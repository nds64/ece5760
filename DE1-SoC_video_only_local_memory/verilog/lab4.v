==> flow/design.v <==
`timescale 1ns/1ns
module testbench();
	reg clk_50, clk_25, reset;
	reg 			  [31:0] 	index;
	wire signed [31:0]  testbench_out;
	wire signed 		  	done;
	initial begin
		clk_50 = 1'b0;
		clk_25 = 1'b0;
		index  = 32'd0;
	end
	always begin
		#10
		clk_50  = !clk_50;
	end
	always begin
		#20
		clk_25  = !clk_25;
	end
	initial begin
		reset  = 1'b0;
		#10 
		reset  = 1'b1;
		#30
		reset  = 1'b0;
	end
	always @ (posedge clk_50) begin
		index  <= index + 32'd1;
	end
comp_pp DUT  (
            .clk(clk_50), 
            .reset(reset),
            .Cre(27'h01039b0),
            .Cim(27'h03973f9),
            .max_count(1000),
            .iter(testbench_out),
            .done(done)
          );
endmodule
module comp_pp(clk, reset, Cre, Cim, max_count, rgb_data, done);
	input 						    clk, reset;
	input 			  [9:0] 	max_count;
	input signed 	[26:0] 	Cre, Cim;
	output reg 					  done;
	output reg [7:0] rgb_data;
	wire signed 	[26:0] 	Zsq_temp, Zim_temp, Zre_temp, Zim_temp1;
	wire signed 	[26:0] 	Zim_sq_temp, Zre_sq_temp;
	reg signed 		[26:0] 	Zsq, Zre, Zim, Zre_sq, Zim_sq;
	reg [9:0] 	count;
	reg  [9:0]  iter;
	always @(posedge clk) begin
		if (reset || done) begin
			Zsq     <= 0;
			Zre 		<= 0;
			Zim 		<= 0;
			Zre_sq 	<= 0;
			Zim_sq 	<= 0;
			count 	<= 0;
			iter 		<= 0;
			done 		<= 0;
			rgb_data <= 8'h00;
		end
		else if (~done) begin
			Zsq     <= Zsq_temp;
			Zre 		<= Zre_temp;
			Zim 		<= Zim_temp;
			Zre_sq 	<= Zre_sq_temp;
			Zim_sq 	<= Zim_sq_temp;
			if (count == max_count || Zsq > 27'h200_0000) begin
				done 	<= 1;
				iter 	<= count;
				count 	<= count;
				if (count >= max_count) rgb_data <= 8'h01;
				else if (count >= (max_count>>2)) rgb_data <= 8'he0; 
				else if (count >= (max_count>>4)) rgb_data <= 8'hc0;
				else if (count >= (max_count>>5)) rgb_data <= 8'ha0;
				else if (count >= (max_count>>6)) rgb_data <= 8'h80;
				else if (count >= (max_count>>7)) rgb_data <= 8'h24;
				else rgb_data <= 8'h00;
			end
			else begin
				done 	<= 0;
				iter  <= count;
				count <= count + 1;
				rgb_data <= 8'h00;
			end
		end
	end
  signed_mult im_mul(Zim_temp1, Zre, Zim);
  assign Zim_temp = (Zim_temp1 << 1) + Cim;
  assign Zre_temp = Zre_sq - Zim_sq + Cre;
  signed_mult re_sq(Zre_sq_temp, Zre_temp, Zre_temp);
  signed_mult im_sq(Zim_sq_temp, Zim_temp, Zim_temp);
  assign Zsq_temp = Zre_sq_temp + Zim_sq_temp;
endmodule
module signed_mult (out, a, b);
	output 				  [26:0]	out;
	input signed		[26:0] 	a;
	input signed		[26:0] 	b;
	wire	signed		[26:0]	out;
	wire 	signed		[53:0]	mult_out;
	assign mult_out = a * b;
	assign out = {mult_out[53], mult_out[49:23]};
endmodule
=== Tool chain data of comp_pp ===
Tool output for the design above, in the order of the flow.
Line numbers count from 1 in the design file above.
Operators: Yosys type, input widths -> output width; for muxes data width and select width s.
Cell names lack the library's common part.
Not given: -

* Design top: comp_pp
* Clock input: clk
* Library: sky130hd
* Library corner: tt_025C_1v80

=== Elaborated design ===
Counts by Yosys on the flattened word-level netlist (proc, flatten, opt, wreduce; memories kept). Register bits leave out memories and registers merged into their read ports (data or address); mux counts leave out enables and synchronous resets folded into registers. Print and check cells are left out. Cells with the same type and inputs are merged into one.

* Magnitude comparators: 7
* Bitwise gates (word level): 2
* Multiplexer cells: 9
* Equal/unequal tests: 1
* Reductions and logical operators: 3
* Multipliers: 3
* Add/sub/neg operators: 5

{| class="wikitable"
|+ Operator list
! cell !! number
|-
| $mul 27x27->50 || 2
|-
| $mul 27x27->49 || 1
|-
| $add 27x27->27 || 3
|-
| $mux 8 || 6
|-
| $gt 27x26->1 const B || 1
|-
| $sub 27x27->27 || 1
|-
| $add 10x1->10 const B || 1
|-
| $ge 10x10->1 || 1
|-
| $eq 10x10->1 || 1
|-
| $ge 10x3->1 || 1
|-
| $ge 10x4->1 || 1
|-
| $ge 10x5->1 || 1
|-
| $ge 10x6->1 || 1
|-
| $ge 10x8->1 || 1
|-
| $mux 6 || 1
|-
| $logic_or 1x1->1 || 2
|-
| $not 1->1 || 2
|-
| $reduce_and 2->1 || 1
|-
| $mux 1 || 2
|}

* Output and inout bits: 9
* Cells after elaboration: 38
* Flip-flop bits (word level): 154
* Bits of input ports: 66

=== Depth ===
Depth = most cells in a row (Yosys ltp): at word level without a register or memory, in the mapped netlist without a sequential cell, where the memories' decode and read muxes count.

* Depth in word-level cells: 8
* ABC_AREA: 0
* Mapped depth: 83
* Mapped depth without buffers: 80

=== Synthesis result ===
The flow's flattened synthesis, as Yosys stat reports it; memories are mapped. The netlist is that of the ABC_AREA named above (0 if unset); the other value can give another one.

{| class="wikitable"
|+ Cell types
! cell !! number !! total area (um2)
|-
| fa_1 || 2058 || 4.12E+04
|-
| inv_1 || 2380 || 8.93E+03
|-
| ha_1 || 572 || 7.16E+03
|-
| nand2_1 || 863 || 3.24E+03
|-
| dfxtp_1 || 151 || 3.02E+03
|-
| and2_1 || 357 || 2.23E+03
|-
| nor2_1 || 557 || 2.09E+03
|-
| xnor2_1 || 158 || 1.38E+03
|-
| clkbuf_1 || 252 || 945.907
|-
| a21oi_1 || 127 || 635.61
|-
| xor2_1 || 67 || 586.813
|-
| a21o_1 || 76 || 570.547
|-
| o21ai_0 || 63 || 315.302
|-
| nand2b_1 || 38 || 237.728
|-
| o21a_1 || 28 || 210.202
|-
| nor2b_1 || 32 || 200.192
|-
| o21bai_1 || 23 || 172.666
|-
| nor3_1 || 33 || 165.158
|}

Other cell types: 60; their cells: 262.

* Cell count: 8097
* Flip-flop cells: 151
* Chip area (Yosys): 75223.4 um2
* Buffers: 269
* Sequential area: 3022.9 um2

The figures by module come from a second, unflattened synthesis with its own total; it is not the netlist above.

* Cell total of the unflattened synthesis: 9514
* Area total of the unflattened synthesis: 84756.3 um2

Rows give one instance, submodules left out.

{| class="wikitable"
|+ Modules
! module !! instances !! cells !! seq. area (um2) !! area (um2)
|-
| signed_mult || 3 || 2770 || 0.0 || 24838.8
|-
| comp_pp || 1 || 1204 || 3022.9 || 10239.8
|}

=== Worst setup path after synthesis ===
Source: OpenSTA report_checks on the synthesized netlist (no wires, ideal clock, input and output delay 20% of the period each), path of least setup slack; recovery checks are left aside. Register names are those of the netlist, which keeps one name where synthesis merged equal registers.

* Path kind: register -> register
* From: register Zim[18]
* To: register Zsq[26]
* Path slack: 2.693 ns
* Stages on the path: 78
* Data arrival time: 17.793 ns
* Data required time: 20.485 ns
* Period: 20.6 ns
* Launch time at the first pin: 0.000 ns
* Setup time: 0.115 ns
* Path delay: 17.908 ns
* Buffers on the path: 3
* Period reached after synthesis: 17.907 ns

"path delay" is the arrival time less input delay plus setup time.
"stages on the path": output pins that drive a net of the path, with the launching flip-flop's if there is one; two outputs of one cell count as two.
"period reached after synthesis" = period - worst setup slack (recovery checks aside). The figure is calculated, with input and output delays left at 20% of the set period.
The rows between start and end are the longest chain of elaborated cells between them; the timing report does not say that the signal goes this way. Where chains are equally long, one stands for them.
Each line given opens the expression or statement behind the cell; cells for indexed reads and writes are added by Yosys, which also makes memories of some case tables.

* Cells stage by stage: dfxtp_1 clkbuf_1 clkbuf_1 nand2_1 fa_1 inv_1 fa_1 inv_1 fa_1 inv_1 fa_1 fa_1 fa_1 inv_1 fa_1 inv_1 ha_1 a21o_1 [42 not listed] and2_1 o21a_1 a21bo_2 a21oi_1 xnor2_1 ha_1 a2111oi_0 and2_1 o21ai_0 nand2_1 a31oi_1 o31ai_2 o21ai_1 a21o_1 a21oi_1 xor2_1 xnor3_1 and2_1
* Length of the longest elaborated chain: 4
* Elaborated cells on any way between the ends: 4
* Source lines of those cells: 3
* Classes of those cells: add/sub (2); mul (2)

{| class="wikitable"
|+ RTL lines, path after synthesis
! element !! line !! source
|-
| start, declared || 48 || <nowiki>reg signed [26:0] Zsq, Zre, Zim, Zre_sq, Zim_sq;</nowiki>
|-
| start, assigned || 55 || <nowiki>Zim <= 0;</nowiki>
|-
| start, assigned || 66 || <nowiki>Zim <= Zim_temp;</nowiki>
|-
| $mul 27x27->49 || 102 || <nowiki>assign mult_out = a * b;</nowiki>
|-
| $add 27x27->27 || 90 || <nowiki>assign Zim_temp = (Zim_temp1 << 1) + Cim;</nowiki>
|-
| $mul 27x27->50 || 102 ||
|-
| $add 27x27->27 || 94 || <nowiki>assign Zsq_temp = Zre_sq_temp + Zim_sq_temp;</nowiki>
|-
| end, assigned || 53 || <nowiki>Zsq <= 0;</nowiki>
|-
| end, assigned || 64 || <nowiki>Zsq <= Zsq_temp;</nowiki>
|-
| end, declared || 48 ||
|}

Nets of the timed path that keep an RTL name, with a line that drives or declares them; the list need not be complete.

{| class="wikitable"
|+ Nets with RTL names, path after synthesis
! signal !! line
|-
| Zim_sq_temp[13] || 102
|}

=== Timing after layout ===
From the final timing report of flow run A: the path of least setup slack in the routed layout; clock arrival at registers is part of the times.

* Path kind: register -> register
* From: register Zim[0]
* To: register Zsq[26]
* Path slack: -4.61 ns
* Data required time: 13.10 ns
* Period: 12.7 ns
* Data arrival time: 17.71 ns
* Launch time at the first pin: 0.50 ns
* Stages on the path: 80
* Setup time: 0.10 ns
* Buffers on the path: 6

The rows between start and end are the longest chain of elaborated cells between them; the timing report does not say that the signal goes this way. Where chains are equally long, one stands for them.

* Cells stage by stage: dfxtp_4 buf_12 buf_12 buf_12 nand2_2 fa_1 inv_1 fa_1 fa_1 inv_2 fa_1 fa_1 inv_1 fa_1 inv_1 fa_1 inv_2 ha_4 [44 not listed] and2_4 o21a_1 a21bo_2 a21oi_4 xnor2_2 ha_4 a2111oi_4 and2_4 o21ai_2 nand2_2 a31oi_4 o31ai_4 o21ai_2 a21o_1 a21oi_2 xor2_1 xnor3_1 and2_1
* Length of the longest elaborated chain: 4
* Elaborated cells on any way between the ends: 4
* Source lines of those cells: 3
* Classes of those cells: add/sub (2); mul (2)

{| class="wikitable"
|+ RTL lines, path after layout
! element !! line !! source
|-
| start, declared || 48 || <nowiki>reg signed [26:0] Zsq, Zre, Zim, Zre_sq, Zim_sq;</nowiki>
|-
| start, assigned || 55 || <nowiki>Zim <= 0;</nowiki>
|-
| start, assigned || 66 || <nowiki>Zim <= Zim_temp;</nowiki>
|-
| $mul 27x27->49 || 102 || <nowiki>assign mult_out = a * b;</nowiki>
|-
| $add 27x27->27 || 90 || <nowiki>assign Zim_temp = (Zim_temp1 << 1) + Cim;</nowiki>
|-
| $mul 27x27->50 || 102 ||
|-
| $add 27x27->27 || 94 || <nowiki>assign Zsq_temp = Zre_sq_temp + Zim_sq_temp;</nowiki>
|-
| end, assigned || 53 || <nowiki>Zsq <= 0;</nowiki>
|-
| end, assigned || 64 || <nowiki>Zsq <= Zsq_temp;</nowiki>
|-
| end, declared || 48 ||
|}

Nets of the timed path that keep an RTL name, with a line that drives or declares them; the list need not be complete.

{| class="wikitable"
|+ Nets with RTL names, path after layout
! signal !! line
|-
| Zim_sq_temp[13] || 102
|}

FLOW RESULTS
============

Module comp_pp, platform sky130hd: 2 stored runs of the flow (Yosys, OpenROAD) with differing settings, in no particular order. Input and output delays are each 20% of the period that was set; the output load is 0.01 pF.
"clock period achieved" means the clock period less the worst setup slack. The figure is calculated, with input and output delays left at 20% of the set period.
"time used up by the worst setup path" means the part of the period allowed to the worst setup path (the constraints hold back 20% at inputs and 20% at outputs) less its slack; where the path has registers, the arrival times of their clocks count too.

=== Flow run A ===
{| class="wikitable"
! Setting !! Value
|-
| period_ns || 12.7
|-
| CORE_UTILIZATION || 30
|-
| PLACE_DENSITY_LB_ADDON || 0.13
|-
| CELL_PAD_IN_SITES_DETAIL_PLACEMENT || 1
|-
| CTS_CLUSTER_SIZE || 64
|-
| SLEW_MARGIN || 10
|-
| CAP_MARGIN || 20
|-
| CORE_MARGIN || 2
|-
! Result !! Value
|-
| Time used up by the worst setup path || 17.31 ns
|-
| Kind of the worst setup path || register -> register
|-
| Setup total negative slack || -163.515 ns
|-
| Worst hold slack in the final report || 0.582 ns
|-
| Area of the standard cells in the finished layout || 95461.6 um2
|-
| Clock period achieved || 17.310 ns
|-
| Post-synthesis cell area || 75223.4 um2
|-
| Die outline area || 254768.0 um2
|-
| Utilization after layout || 38.4%
|-
| Setup slack of the critical path || -4.610 ns
|}

=== Flow run B ===
{| class="wikitable"
! Setting !! Value
|-
| period_ns || 21.5
|-
| SETUP_SLACK_MARGIN || -1.8
|-
| CAP_MARGIN || 20
|-
| CORE_MARGIN || 2
|-
| CORE_UTILIZATION || 40
|-
| SLEW_MARGIN || 20
|-
! Result !! Value
|-
| Time used up by the worst setup path || 20.73 ns
|-
| Kind of the worst setup path || register -> register
|-
| Setup total negative slack || 0.000 ns
|-
| Worst hold slack in the final report || 0.607 ns
|-
| Area of the standard cells in the finished layout || 79910.4 um2
|-
| Clock period achieved || 20.730 ns
|-
| Post-synthesis cell area || 75223.4 um2
|-
| Die outline area || 191542.0 um2
|-
| Utilization after layout || 42.6%
|-
| Setup slack of the critical path || 0.770 ns
|}
